==> flow/design.v <==
module sample_offset(
    input        clk_50mhz,
                 reset,
    input        activate,  
    output       done = 0,     
    input        tx_active,
    output [7:0] tx_data,
    output       tx_start = 0,
    input  [SAMPLE_DEPTH-1:0] offset
);
    parameter SAMPLE_DEPTH = 8;
    reg [22:0] sleep_counter;   
    reg [4:0] getter_state;
    parameter ST_IDLE = 0;
    parameter ST_SEND1 = 1;
    parameter ST_WAIT1 = 2;
    parameter ST_SEND2 = 3;
    parameter ST_WAIT2 = 4;
    parameter ST_SEND3 = 5;
    parameter ST_WAIT3 = 6;
    parameter ST_SEND4 = 7;
    parameter ST_WAIT4 = 8;
    parameter ST_CLEAR = 9;
    always @(posedge clk_50mhz)
        begin
            case (getter_state)
                ST_IDLE: begin
                    done = 0;
                    tx_start = 0;
                    if (activate) begin
                        tx_data = ( offset & 32'hff000000 ) >> 24;
                        getter_state = ST_SEND1;
                        tx_start = 1;
                    end
                end
                ST_SEND1: begin
                    getter_state = ST_WAIT1;
                end
                ST_WAIT1: begin
                    if (~tx_active) begin
                        tx_start = 0;
                        tx_data  = ( offset & 32'h00ff0000 ) >> 16;
                        getter_state = ST_SEND2;
                        tx_start = 1;
                    end
                end
                ST_SEND2: begin
                    getter_state = ST_WAIT2;
                end
                ST_WAIT2: begin
                    if (~tx_active)begin
                        tx_start = 0;
                        tx_data  = ( offset & 32'h0000ff00 ) >> 8;
                        getter_state = ST_SEND3;
                        tx_start = 1;
                    end
                end
                ST_SEND3: begin
                    getter_state = ST_WAIT3;
                end
                ST_WAIT3: begin
                    if (~tx_active) begin
                        tx_start = 0;
                        tx_data  = offset & 32'h000000ff;
                        tx_start = 1;
                        getter_state = ST_SEND4;
                    end
                end
                ST_SEND4: getter_state = ST_WAIT4;
                ST_WAIT4: if (~tx_active) getter_state = ST_CLEAR;
                ST_CLEAR: begin
                    done = 1;
                    if (~activate)
                        getter_state = ST_IDLE;
                end
                default:
                    getter_state = ST_IDLE;
            endcase
        end
endmodule
== Step by step through the tools: sample_offset ==
The steps from the RTL of sample_offset to its reports follow in flow order.
Lines are those of the file above, counted from 1.
Operators carry their Yosys type and port widths (W data, S select, Z words).
Library cell names are shortened.
The mark - stands for no value.

* Top module: sample_offset
* Clock port: clk_50mhz
* Cell library: sky130hd
* Library corner: tt_025C_1v80

== Elaborated design ==
Counts by Yosys on the flattened word-level netlist (proc, flatten, opt, wreduce; memories kept). Register bits leave out memories and registers merged into their read ports (data or address). Print and check cells are left out. Cells with the same type and inputs are merged into one.

* Output and inout bits: 10
* Cells after elaboration: 34
* Bits of input ports: 12
* Register bits: 13

* Equal/unequal tests: 16
* Multiplexer cells: 11
* Reductions and logical operators: 5

{| class="wikitable"
|+ Operators with widths
! kind !! number
|-
| $pmux W5 S10 || 1
|-
| $mux W5 || 6
|-
| $pmux W8 S3 || 1
|-
| $mux W8 || 3
|-
| $eq A5 B3 Y1 const B || 4
|-
| $ne A2 B2 Y1 const B || 7
|-
| $eq A5 B2 Y1 const B || 2
|-
| $eq A5 B4 Y1 const B || 2
|-
| $reduce_and A6 Y1 || 1
|-
| $eq A5 B1 Y1 const B || 1
|-
| $logic_not A5 Y1 || 1
|-
| $reduce_and A4 Y1 || 1
|-
| $reduce_bool A4 Y1 || 1
|-
| $reduce_or A2 Y1 || 1
|}

== Depth ==
Yosys ltp: most cells in a row. Word level: on the elaborated netlist, between registers, memories and ports. Mapped: between sequential cells and ports; inverters and the memories' decode and read muxes count.

* Depth in word-level cells: 4
* ABC_AREA: 0
* Mapped depth: 4
* Gate-level depth less buffers: 3

== Mapped cells and area ==
Source: synth_stat.txt of the flow (Yosys; design flattened, memories mapped). It holds for the ABC_AREA given above (unset counts as 0); a run with the other value may have another netlist.

* Mapped area: 599.3 um^2
* Area of sequential cells: 360.3 um^2
* Buffer cells: 5
* Mapped flip-flops: 12
* Standard cells after synthesis: 45

{| class="wikitable"
|+ Cells by type
! cell type !! number !! total area (um^2)
|-
| edfxtp_1 || 12 || 360.346
|-
| and2_1 || 8 || 50.048
|-
| a2111oi_4 || 1 || 27.526
|-
| nor4b_4 || 1 || 23.773
|-
| xnor2_1 || 2 || 17.517
|-
| buf_4 || 2 || 15.014
|-
| nor2_1 || 4 || 15.014
|-
| nand2b_1 || 2 || 12.512
|-
| buf_6 || 1 || 11.261
|-
| buf_2 || 2 || 10.01
|-
| o221ai_1 || 1 || 8.758
|-
| o32ai_1 || 1 || 8.758
|-
| inv_1 || 2 || 7.507
|-
| o21a_1 || 1 || 7.507
|-
| or2_1 || 1 || 6.256
|-
| a21oi_1 || 1 || 5.005
|-
| nand3_1 || 1 || 5.005
|-
| conb_1 || 1 || 3.754
|-
| nand2_1 || 1 || 3.754
|}

== Timing after synthesis ==
Source: OpenSTA report_checks on the synthesized netlist (no wires, ideal clock, input and output delay 20% of the period each), path of least setup slack; recovery checks are left aside. Register names are those of the netlist, which keeps one name where synthesis merged equal registers.

* Path kind: reg-to-reg
* Start: reg getter_state[1]
* End: reg tx_data[0]
* Data required time: 1896 ps
* Delay of the path: 1700 ps
* Period: 2270 ps
* Path buffers: 1
* Path slack: 571 ps
* Setup time: 374 ps
* Time at the first pin: 0 ps
* Arrival: 1326 ps
* Driving pins on the path: 4
* Synthesis period reached: 1699 ps

"delay of the path" = arrival - input delay + setup time.
"driving pins on the path" counts driving pins, that of a launching flip-flop among them; a cell with two outputs on the path counts twice.
"synthesis period reached" = period - worst setup slack (recovery checks aside). The figure is calculated, with input and output delays left at 20% of the set period.
Between the ends stands the longest chain of elaborated cells between them, by number of cells; it is not shown to be the way that was timed. Of several equally long chains one is given.
Each line given opens the expression or statement behind the cell; cells for indexed reads and writes are added by Yosys, which also makes memories of some case tables.
At most two assigning lines are given for a register; there are more.
The path ends at the enable pin of a flip-flop; only ways to that pin are counted.

* Cells stage by stage: edfxtp_1 or2_1 buf_6 a2111oi_4
* Length of the longest elaborated chain: 4
* Elaborated cells between the ends (all ways): 10
* RTL lines with such cells: 1
* Classes of those cells: 6 x eq/ne; 4 x reduce/logical

{| class="wikitable"
|+ RTL lines, path post-synthesis
! element !! line !! text
|-
| from (decl) || 13 || <nowiki>reg [4:0] getter_state;</nowiki>
|-
| from (assign) || 32 || <nowiki>getter_state = ST_SEND1;</nowiki>
|-
| from (assign) || 37 || <nowiki>getter_state = ST_WAIT1;</nowiki>
|-
| $eq A5 B3 Y1 || 26 || <nowiki>case (getter_state)</nowiki>
|-
| $reduce_or A2 Y1 || - ||
|-
| $ne A2 B2 Y1 || - ||
|-
| $reduce_and A4 Y1 || - ||
|-
| to (assign) || 31 || <nowiki>tx_data = ( offset & 32'hff000000 ) >> 24;</nowiki>
|-
| to (assign) || 42 || <nowiki>tx_data  = ( offset & 32'h00ff0000 ) >> 16;</nowiki>
|-
| to (decl) || 7 || <nowiki>output [7:0] tx_data,</nowiki>
|}

== Timing after layout ==
From the final timing report of run B: the path of least setup slack in the routed layout; clock arrival at registers is part of the times.
The report prints the path's times to 10 ps; the period is as set.

* Path kind: input-to-reg
* Start: in activate
* End: reg tx_data[0]
* Setup time: 360 ps
* Time at the first pin: 570 ps
* Period: 2860 ps
* Driving pins on the path: 3
* Path slack: 1000 ps
* Data required time: 2760 ps
* External input delay: 570 ps
* Path buffers: 1
* Arrival: 1770 ps

Between the ends stands the longest chain of elaborated cells between them, by number of cells; it is not shown to be the way that was timed. Of several equally long chains one is given.
At most two assigning lines are given for a register; there are more.
The path ends at the enable pin of a flip-flop; only ways to that pin are counted.

* Cells stage by stage: clkdlybuf4s50_1 nor2_1 a2111oi_4
* Length of the longest elaborated chain: 2
* Elaborated cells between the ends (all ways): 2
* RTL lines with such cells: 0
* Classes of those cells: 1 x eq/ne; 1 x reduce/logical

{| class="wikitable"
|+ RTL lines, path post-layout
! element !! line !! text
|-
| from (decl) || 4 || <nowiki>input        activate,</nowiki>
|-
| $ne A2 B2 Y1 || - ||
|-
| $reduce_and A4 Y1 || - ||
|-
| to (assign) || 31 || <nowiki>tx_data = ( offset & 32'hff000000 ) >> 24;</nowiki>
|-
| to (assign) || 42 || <nowiki>tx_data  = ( offset & 32'h00ff0000 ) >> 16;</nowiki>
|-
| to (decl) || 7 || <nowiki>output [7:0] tx_data,</nowiki>
|}

Add stored flow runs of sample_offset

Settings and measured results of 2 stored flow runs for module sample_offset (sky130hd), not sorted in any way. The constraints put input and output delay at 20% of the set period each and load the outputs with 0.01 pF.
"period achieved" is the run's clock period less its worst setup slack. It is reckoned from that one timing run; input and output delays stay at 20% of the period that was set.
By "allowed time less slack (worst setup path)" is meant the share of the clock period that the worst setup path is allowed (20% is reserved at inputs, 20% at outputs), minus its slack. Clock arrival times at its registers enter into it.
By "total power after layout" is meant OpenSTA's value without simulated activity: inputs other than the clock are taken to toggle once in ten clock periods, and the tool carries that through the logic.
"allowed time less slack (worst setup path)" is given in steps of 10 ps.

=== Run A ===
{| class="wikitable"
! Setting !! Value
|-
| period_ns || 2.77
|-
| CORE_UTILIZATION || 48
|-
| SETUP_SLACK_MARGIN || 0.48
|-
| PLACE_DENSITY_LB_ADDON || 0.04
|-
| HOLD_SLACK_MARGIN || 0.05
|-
| CORE_ASPECT_RATIO || 1.88
|-
| TNS_END_PERCENT || 50
|-
| GPL_ROUTABILITY_DRIVEN || 0
|-
| CAP_MARGIN || 15
|-
| SLEW_MARGIN || 30
|-
| MIN_ROUTING_LAYER || met1
|-
| CORE_MARGIN || 2
|}
Did not finish, floorplanning stopped with PDN-0185.

=== Run B ===
{| class="wikitable"
! Setting !! Value
|-
| period_ns || 2.86
|-
| CORE_UTILIZATION || 55
|-
| SETUP_SLACK_MARGIN || -0.08
|-
| PLACE_DENSITY || 0.39
|-
| HOLD_SLACK_MARGIN || 0.22
|-
| CORE_ASPECT_RATIO || 1.09
|-
| CORE_MARGIN || 4
|-
| GPL_ROUTABILITY_DRIVEN || 1
|-
| CTS_CLUSTER_SIZE || 11
|-
| CAP_MARGIN || 35
|-
| MAX_ROUTING_LAYER || met4
|-
| SLEW_MARGIN || 20
|-
! Result !! Value
|-
| Lowest setup slack || 995 ps
|-
| Period achieved || 1865 ps
|-
| Setup total negative slack || 0 ps
|-
| Total power after layout || 777.4 uW
|-
| Allowed time less slack (worst setup path) || 1290 ps
|-
| Worst path kind || input-to-reg
|-
| Die size || 1682.5 um^2
|-
| Mapped cell area after synthesis || 599.3 um^2
|-
| Std-cell area (final layout) || 790.8 um^2
|}
